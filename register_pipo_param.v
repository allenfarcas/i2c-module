==> flow/design.v <==
module register_pipo_param #
  (
   parameter reg_width = 16,	 
   parameter reset_value = 'b0	 
   )(
     input 			clk, 
     input 			rst_,  
     input [reg_width-1:0] 	reg_in, 
     input 			load, 
     input 			clear,  
     output reg [reg_width-1:0] reg_out
     );
   always @ (posedge clk, negedge rst_)
     if (!rst_)
       reg_out <= reset_value;
     else if (clear)
       reg_out <= reset_value;
     else if (load)
       reg_out <= reg_in;
endmodule 
== Reports on register_pipo_param ==
Tool output for the design above, in the order of the flow.
Lines are those of the file above, counted from 1.
Operators: Yosys type, input widths -> output width; for muxes data width and select width s.
Not given: n/a

* Top: register_pipo_param
* Clock input: clk
* Cell library: sky130hd
* Timing corner: tt_025C_1v80

== After elaboration ==
Source: Yosys, flattened and elaborated, memories not mapped. Widths are those after wreduce. Registers that Yosys merges into a memory's read port (data or address) are not register bits. Print and check cells do not count. Equal cells are merged and count once.

* Clocked read ports x word width: 0
* Memory bits (read-only): 0
* Latch bits: 0
* Bits in registers: 16
* Input port bits: 20
* Memories: 0
* Memory bits (writable): 0

* $mul: 0
* Bitwise logic cells: 0
* Divide/modulo/power cells: 0
* Shifts and indexed selects: 0
* Equal/unequal tests: 0
* Reductions and logical operators: 1
* Muxes and demuxes: 2
* Magnitude comparators: 0
* Add/sub/neg operators: 0

{| class="wikitable"
|+ Operators by type and width
! cell !! count
|-
| $mux 16 || 2
|-
| $reduce_bool 2->1 || 1
|}

== Longest topological paths ==
Depth = most cells in a row (Yosys ltp): at word level without a register or memory, in the mapped netlist without a sequential cell, where the memories' decode and read muxes count.

* Depth in word-level cells: 2
* ABC_AREA: 0
* Mapped depth: 4
* Gate-level depth less buffers: 2

== Netlist ==
The flow's flattened synthesis, as Yosys stat reports it; memories are mapped. The netlist is that of the ABC_AREA named above (0 if unset); the other value can give another one.
Totals and module areas in this step are rounded.

* Standard cells after synthesis: 52
* Flip-flop cells: 16
* Synthesis area: 660 um^2

{| class="wikitable"
|+ Cells by type
! type !! count
|-
| sky130_fd_sc_hd__dfrtp_1 || 16
|-
| sky130_fd_sc_hd__mux2i_1 || 16
|-
| sky130_fd_sc_hd__nor2_1 || 16
|-
| sky130_fd_sc_hd__buf_12 || 1
|-
| sky130_fd_sc_hd__buf_6 || 1
|-
| sky130_fd_sc_hd__buf_2 || 1
|-
| sky130_fd_sc_hd__buf_1 || 1
|}

== Worst setup path after synthesis ==
Path of least setup slack by OpenSTA after synthesis, without wires, with an ideal clock, recovery checks aside; 20% of the period is set as input and as output delay. Where synthesis merged equal registers, the netlist keeps one of their names.

* Path kind: input to register
* From: input load
* To: register reg_out[10]
* Setup slack: -4 ps
* Period: 731 ps
* Setup time: 121 ps
* Stages on the path: 4
* Delay of the path: 588 ps
* Data arrival time: 613 ps
* Input delay: 146 ps
* Synthesis period reached: 735 ps

"delay of the path" = arrival - input delay + setup time.
"stages on the path" counts driving pins, that of a launching flip-flop among them; a cell with two outputs on the path counts twice.
"synthesis period reached" = period - worst setup slack (recovery checks aside). The figure is calculated, with input and output delays left at 20% of the set period.
The rows between start and end are the longest chain of elaborated cells between them; the timing report does not say that the signal goes this way. Where chains are equally long, one stands for them.
A line is the first line of the expression or statement that the cell stems from. Yosys adds cells for indexed reads and writes and turns some case tables into memories.
A register here has more assigning lines than the two given.

* Path through: sky130_fd_sc_hd__buf_6 -> sky130_fd_sc_hd__buf_12 -> sky130_fd_sc_hd__mux2i_1 -> sky130_fd_sc_hd__nor2_1
* Length of the longest elaborated chain: 2
* Elaborated cells between the ends (all ways): 3
* RTL lines with such cells: 2
* Classes of those cells: mux (2); reduce/logical (1)

{| class="wikitable"
|+ RTL lines, path post-synthesis
! what !! line !! text
|-
| from (decl) || 9 || <nowiki>input load,</nowiki>
|-
| $mux 16 || 18 || <nowiki>else if (load)</nowiki>
|-
| $mux 16 || 16 || <nowiki>else if (clear)</nowiki>
|-
| to (assign) || 15 || <nowiki>reg_out <= reset_value;</nowiki>
|-
| to (assign) || 17 || <nowiki>reg_out <= reset_value;</nowiki>
|-
| to (decl) || 11 || <nowiki>output reg [reg_width-1:0] reg_out</nowiki>
|}

== Path in the finished layout ==
From the final timing report of run 2: the path of least setup slack in the routed layout; clock arrival at registers is part of the times.
The report prints the path's times to 10 ps; the period is as set.

* Path kind: register to output
* From: register reg_out[2]
* To: output reg_out[2]
* Setup slack: 120 ps
* Output delay: 270 ps
* Data arrival time: 960 ps
* Period: 1350 ps
* Stages on the path: 2

A register here has more assigning lines than the two given.

* Path through: sky130_fd_sc_hd__dfrtp_1 -> sky130_fd_sc_hd__dlygate4sd2_1
* Length of the longest elaborated chain: 0
* Elaborated cells between the ends (all ways): 0
* RTL lines with such cells: 0

{| class="wikitable"
|+ RTL lines, path after layout
! what !! line !! text
|-
| from (decl) || 11 || <nowiki>output reg [reg_width-1:0] reg_out</nowiki>
|-
| from (assign) || 15 || <nowiki>reg_out <= reset_value;</nowiki>
|-
| from (assign) || 17 || <nowiki>reg_out <= reset_value;</nowiki>
|-
| to (decl) || 11 ||
|}

Subject: register_pipo_param on sky130hd, stored results

Hello all,

Below are 2 stored runs of the flow (Yosys, OpenROAD; platform sky130hd) on register_pipo_param, each with its settings and what was measured, unordered. Constraints: input delay and output delay 20% of the set period each, output load 0.01 pF.
"power" is the tool's figure for a default switching activity; nothing was simulated.
Results are given in rounded form.

Run 1
==> flow/run.sh <==
#!/bin/bash
# the make line also repeats the synthesis and layout settings of config.mk as NAME=value (left out here)
make -C /OpenROAD-flow-scripts/flow DESIGN_CONFIG=/design/flow/config.mk WORK_HOME=/design/flow/orfs CLKGATE_MAP_FILE= finish
==> flow/config.mk <==
export PLATFORM = sky130hd
export DESIGN_NAME = register_pipo_param
export DESIGN_NICKNAME = register_pipo_param
export VERILOG_FILES = /design/flow/design.v
export SDC_FILE = /design/flow/constraint.sdc
export NUM_CORES = 4
export LEC_CHECK = 0
export CAP_MARGIN = 20
export CORE_MARGIN = 3
export CORE_UTILIZATION = 67
export CTS_CLUSTER_DIAMETER = 268
export GPL_TIMING_DRIVEN = 0
export PLACE_DENSITY_LB_ADDON = 0.14
export SETUP_SLACK_MARGIN = -0.0
export SLEW_MARGIN = 20
==> flow/constraint.sdc <==
create_clock -name core_clock -period 0.666 [get_ports {clk}]
set_input_delay 0.1332 -clock core_clock [delete_from_list [all_inputs] [get_ports {clk}]]
set_output_delay 0.1332 -clock core_clock [all_outputs]
set_load 0.01 [all_outputs]

==> results of run 1 <==
did not finish, floorplanning stopped with PDN-0185

Run 2
==> flow/run.sh <==
#!/bin/bash
# the make line also repeats the synthesis and layout settings of config.mk as NAME=value (left out here)
make -C /OpenROAD-flow-scripts/flow DESIGN_CONFIG=/design/flow/config.mk WORK_HOME=/design/flow/orfs CLKGATE_MAP_FILE= finish
==> flow/config.mk <==
export PLATFORM = sky130hd
export DESIGN_NAME = register_pipo_param
export DESIGN_NICKNAME = register_pipo_param
export VERILOG_FILES = /design/flow/design.v
export SDC_FILE = /design/flow/constraint.sdc
export NUM_CORES = 4
export LEC_CHECK = 0
export CAP_MARGIN = 20
export CORE_MARGIN = 2
export CORE_UTILIZATION = 40
export SLEW_MARGIN = 20
==> flow/constraint.sdc <==
create_clock -name core_clock -period 1.35 [get_ports {clk}]
set_input_delay 0.2700 -clock core_clock [delete_from_list [all_inputs] [get_ports {clk}]]
set_output_delay 0.2700 -clock core_clock [all_outputs]
set_load 0.01 [all_outputs]

==> results of run 2 <==
chip area after synthesis (Yosys): 660 um^2
die area: 2000 um^2
standard-cell area of the final layout: 1000 um^2
worst setup slack after layout: 120 ps
total negative slack: 0 ps
power: 1000 uW

Thanks
